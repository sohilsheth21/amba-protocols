==> flow/design.v <==
`timescale 1ns / 1ps
module axi_s_m(
input wire m_aclk,
input wire m_resetn,
input wire newd,
input wire m_tready,
input wire[7:0] din,
output wire m_tvalid,
output wire [7:0] m_tdata,
output wire m_tlast
    );
    reg [2:0] count=0;  
    typedef enum bit {idle=0, tx=1} state_t;
    state_t state = idle;;
    state_t next_state =idle;
    always @(posedge m_aclk) begin
    if(!m_resetn)
    state<=idle;
    else
   state<=next_state;
   end
   always @(*) begin
   case(state) 
   idle: next_state = (newd)?tx:idle;
   tx: next_state = m_tready?((count!=3)?tx:idle):tx;
   default: next_state=idle;
   endcase
   end
   always @(posedge m_aclk) begin 
   if(state==idle)
   count<=0;
   else if(state ==tx && count!=3 && m_tready)
   count<=count+1;
   else count<=count;
   end
   assign m_tdata=(m_tvalid)?din*count:0;  
   assign m_tvalid = (state==tx)?1:0;  
   assign m_tlast = (count==3&&state==tx)?1'b1:1'b0;
endmodule
module axi_s_s(
input wire s_aclk,
input wire s_resetn,
output wire s_tready,
output wire[7:0] dout,
input wire s_tvalid,
input wire [7:0] s_tdata,
input wire s_tlast
    );
    typedef enum bit {idle=0, rx=1} state_t;
    state_t state = idle;;
    state_t next_state =idle;
    always @(posedge s_aclk) begin
    if(!s_resetn)
    state<=idle;
    else
   state<=next_state;
   end
   always @(*) begin
   case(state) 
   idle: next_state = (s_tvalid)?rx:idle;
   rx: next_state = (!s_tlast && s_tvalid)?rx:idle;
   default: next_state=idle;
   endcase
   end
   assign dout = (state ==rx)?s_tdata:8'h00;;
   assign s_tready = (state==rx);
endmodule
module top(input clk, 
input areset, 
input newd, 
input [7:0] din,
output [7:0] dout);
wire last, valid, ready;
wire [7:0] data; 
    axi_s_m master (
    .m_aclk(clk),
    .m_resetn(areset),
    .newd(newd),
    .m_tready(ready),
    .din(din),
    .m_tvalid(valid),
    .m_tdata(data),
    .m_tlast(last)
);
axi_s_s slave (
    .s_aclk(clk),
    .s_resetn(areset),
    .s_tready(ready),
    .s_tvalid(valid),
    .s_tdata(data),
    .s_tlast(last),
    .dout(dout)
);
endmodule
# ---- Step by step through the tools: top
# The steps from the RTL of top to its reports follow in flow order.
# Lines are those of the file above, counted from 1.
# Library cell names are shortened.
# Not given: -
dict set report design {
  top {top}
  clock_port {clk}
  cell_library {sky130hd}
  corner {tt_025C_1v80}
}

# ---- After elaboration
# Yosys after proc, flatten, opt, wreduce and memory -nomap, before mapping. Enables and synchronous resets that opt folds into registers are not counted as muxes. Memory bits, and registers merged into a memory's read port (data or address), are not among the register bits. Print and check cells are not counted. Equal cells are merged and count once.
dict set report op_classes {
  n_addsub 1
  n_mul 1
  eq_ne 2
  muxes 11
  bitwise 2
  n_reduce_logical 5
}
# op n
set ops {}
lappend ops {{multiplier 8 x 3 -> 8 bit} 1}
lappend ops {{two-way mux 8 bit} 2}
lappend ops {{two-way mux 1 bit} 7}
lappend ops {{logical AND 1 bit} 4}
lappend ops {{case mux 1 bit (select 2 bit)} 2}
lappend ops {{adder 3 x 1 -> 3 bit (second input constant)} 1}
lappend ops {{== test 3 x 2 -> 1 bit (second input constant)} 1}
lappend ops {{!= test 3 x 2 -> 1 bit (second input constant)} 1}
lappend ops {{NOT 1 bit} 2}
lappend ops {{logical NOT 1 bit} 1}
dict set report bits {
  ff_bits 5
  inputBits 11
  out_inout_bits 8
  wordCells 25
}

# ---- Longest topological paths
# Longest topological path by Yosys (ltp), each cell counted once; first at word level (registers and memories cut), then after technology mapping (sequential cells cut; the memories' decode and read muxes count).
dict set report logic_depth {
  ltp_word 7
  abc_area 1
  depth_mapped 12
  mapped_depth_nobuf 11
}

# ---- After synthesis
# Source: synth_stat.txt of the flow (Yosys; design flattened, memories mapped). It holds for the ABC_AREA given above (unset counts as 0); a run with the other value may have another netlist.
# cell n type_area_um2
set types {}
lappend types {nand2_1 43 161.405}
lappend types {fa_1 6 120.115}
lappend types {inv_1 27 101.347}
lappend types {dfxtp_1 5 100.096}
lappend types {ha_1 8 100.096}
lappend types {a21oi_1 8 40.038}
lappend types {buf_6 3 33.782}
lappend types {nor2_1 6 22.522}
lappend types {nand3_1 4 20.019}
lappend types {o21ai_0 4 20.019}
lappend types {nand2_2 3 18.768}
lappend types {nand2_4 1 11.261}
lappend types {nor2_4 1 11.261}
lappend types {nand3_2 1 10.01}
lappend types {nor2_2 1 6.256}
lappend types {o21ai_1 1 5.005}
lappend types {inv_2 1 3.754}
dict set report mapped {
  cell_count 123
  mapped_area_um2 785.8
  flip_flops 5
}

# ---- Path before layout
# OpenSTA on the mapped netlist: ideal clock, no wires. The path of least setup slack (recovery checks aside). Input and output delay are each 20% of the period. Register names are those of the netlist, which keeps one name where synthesis merged equal registers.
dict set report synth_path {
  path_kind {in2out}
  start {input din[0]}
  end {output dout[6]}
  period_ps 3720
  input_delay_ps 744
  out_delay_ps 744
  launch_ps 744
  arrival_time_ps 2515
  setup_slack_ps 461
  delay_ps 1771
  driving_pins 10
  path_buffers 0
  synth_period_reached_ps 3259
}
# "delay_ps" = arrival - input delay + setup time.
# At an output port there is no setup time.
# "driving_pins": output pins that drive a net of the path, with the launching flip-flop's if there is one; two outputs of one cell count as two.
# "synth_period_reached_ps" is the clock period less the worst setup slack; recovery checks do not enter. This is arithmetic on one report: input and output delays are still those of the set period (20% each).
# Between the ends stands the longest chain of elaborated cells between them, by number of cells; it is not shown to be the way that was timed. Of several equally long chains one is given.
# Each line given opens the expression or statement behind the cell; cells for indexed reads and writes are added by Yosys, which also makes memories of some case tables.
dict set report synth_via {
  cell_sequence {nand2_1 > fa_1 > inv_1 > ha_1 > fa_1 > nand2_1 > nand2_1 > a21oi_1 > o21ai_0 > a21oi_1}
  elab_chain_cells 3
  cone_cells 3
  cone_lines 2
  cone_classes {1 x mul; 2 x mux}
}
# element line_no
set synth_rtl {}
lappend synth_rtl {{from (decl)} 71} ;# input [7:0] din,
lappend synth_rtl {{multiplier 8 x 3 -> 8 bit} 36} ;# assign m_tdata=(m_tvalid)?din*count:0;
lappend synth_rtl {{two-way mux 8 bit} 36}
lappend synth_rtl {{two-way mux 8 bit} 65} ;# assign dout = (state ==rx)?s_tdata:8'h00;;
lappend synth_rtl {{to (decl)} 72} ;# output [7:0] dout);

# ---- Path in the finished layout
# Path of least setup slack in the final report of run 1 (OpenROAD, finished layout, wires in). Where an end is a register, its clock arrival counts in the times.
# The report prints the path's times to 10 ps; the period is as set.
dict set report layout_path {
  path_kind {in2out}
  start {input din[3]}
  end {output dout[5]}
  period_ps 5980
  input_delay_ps 1200
  out_delay_ps 1200
  launch_ps 1200
  arrival_time_ps 3350
  setup_slack_ps 1430
  driving_pins 11
  path_buffers 2
}
# Between the ends stands the longest chain of elaborated cells between them, by number of cells; it is not shown to be the way that was timed. Of several equally long chains one is given.
dict set report layout_via {
  cell_sequence {clkdlybuf4s50_1 > nand2_1 > fa_1 > inv_1 > ha_1 > nand2_1 > inv_1 > a21oi_1 > o21ai_0 > a21oi_1 > dlygate4sd2_1}
  elab_chain_cells 3
  cone_cells 3
  cone_lines 2
  cone_classes {1 x mul; 2 x mux}
}
# element line_no
set layout_rtl {}
lappend layout_rtl {{from (decl)} 71} ;# input [7:0] din,
lappend layout_rtl {{multiplier 8 x 3 -> 8 bit} 36} ;# assign m_tdata=(m_tvalid)?din*count:0;
lappend layout_rtl {{two-way mux 8 bit} 36}
lappend layout_rtl {{two-way mux 8 bit} 65} ;# assign dout = (state ==rx)?s_tdata:8'h00;;
lappend layout_rtl {{to (decl)} 72} ;# output [7:0] dout);

Top module top; platform sky130hd; tools Yosys and OpenROAD; 2 stored runs in no particular order. Input and output delays are each 20% of the period that was set; the output load is 0.01 pF.
"worst_path_allowed_less_slack_ps": the worst setup path's part of the clock period (all of it between registers, 20% less for each end at a port) less its slack. A launch clock that arrives late makes it longer, a capture clock that arrives late makes it shorter.
"design_power_w" rests on the timing tool's default activity at the inputs, not on a simulated workload.
"worst_path_allowed_less_slack_ps" is given in steps of 10 ps.

[flow] run 1: files
==> flow/run.sh <==
#!/bin/bash
# the make line also repeats the synthesis and layout settings of config.mk as NAME=value (left out here)
make -C /OpenROAD-flow-scripts/flow DESIGN_CONFIG=/design/flow/config.mk WORK_HOME=/design/flow/orfs CLKGATE_MAP_FILE= finish
==> flow/config.mk <==
export PLATFORM = sky130hd
export DESIGN_NAME = top
export DESIGN_NICKNAME = top
export VERILOG_FILES = /design/flow/design.v
export SDC_FILE = /design/flow/constraint.sdc
export NUM_CORES = 4
export LEC_CHECK = 0
export ABC_AREA = 1
export CAP_MARGIN = 20
export CORE_MARGIN = 2
export CORE_UTILIZATION = 51
export GPL_ROUTABILITY_DRIVEN = 1
export GPL_TIMING_DRIVEN = 0
export MAX_ROUTING_LAYER = met5
export SETUP_SLACK_MARGIN = 1.24
export SLEW_MARGIN = 15
==> flow/constraint.sdc <==
create_clock -name core_clock -period 5.98 [get_ports {clk}]
set_input_delay 1.1960 -clock core_clock [delete_from_list [all_inputs] [get_ports {clk}]]
set_output_delay 1.1960 -clock core_clock [all_outputs]
set_load 0.01 [all_outputs]

[flow] run 1: metrics
[metrics] ys_area_um2 = 785.8
[metrics] dieArea_um2 = 1870.6
[metrics] stdcell_area_um2 = 1051.0
[metrics] setup_worst_slack_ps = 1429
[metrics] setup_tns_ps = 0
[metrics] design_power_w = 0.0000949
[metrics] worst_path_allowed_less_slack_ps = 2160
[metrics] path_kind = in2out

[flow] run 2: files
==> flow/run.sh <==
#!/bin/bash
# the make line also repeats the synthesis and layout settings of config.mk as NAME=value (left out here)
make -C /OpenROAD-flow-scripts/flow DESIGN_CONFIG=/design/flow/config.mk WORK_HOME=/design/flow/orfs CLKGATE_MAP_FILE= finish
==> flow/config.mk <==
export PLATFORM = sky130hd
export DESIGN_NAME = top
export DESIGN_NICKNAME = top
export VERILOG_FILES = /design/flow/design.v
export SDC_FILE = /design/flow/constraint.sdc
export NUM_CORES = 4
export LEC_CHECK = 0
export CAP_MARGIN = 20
export CELL_PAD_IN_SITES_GLOBAL_PLACEMENT = 2
export CORE_ASPECT_RATIO = 1.69
export CORE_MARGIN = 4
export CORE_UTILIZATION = 29
export CTS_CLUSTER_DIAMETER = 303
export HOLD_SLACK_MARGIN = 0.22
export PLACE_DENSITY_LB_ADDON = 0.1
export SETUP_SLACK_MARGIN = 0.87
export SLEW_MARGIN = 35
==> flow/constraint.sdc <==
create_clock -name core_clock -period 6.05 [get_ports {clk}]
set_input_delay 1.2100 -clock core_clock [delete_from_list [all_inputs] [get_ports {clk}]]
set_output_delay 1.2100 -clock core_clock [all_outputs]
set_load 0.01 [all_outputs]

[flow] run 2: metrics
[metrics] ys_area_um2 = 719.4
[metrics] dieArea_um2 = 3369.4
[metrics] stdcell_area_um2 = 955.9
[metrics] setup_worst_slack_ps = 1064
[metrics] setup_tns_ps = 0
[metrics] design_power_w = 0.0001278
[metrics] worst_path_allowed_less_slack_ps = 2570
[metrics] path_kind = in2out
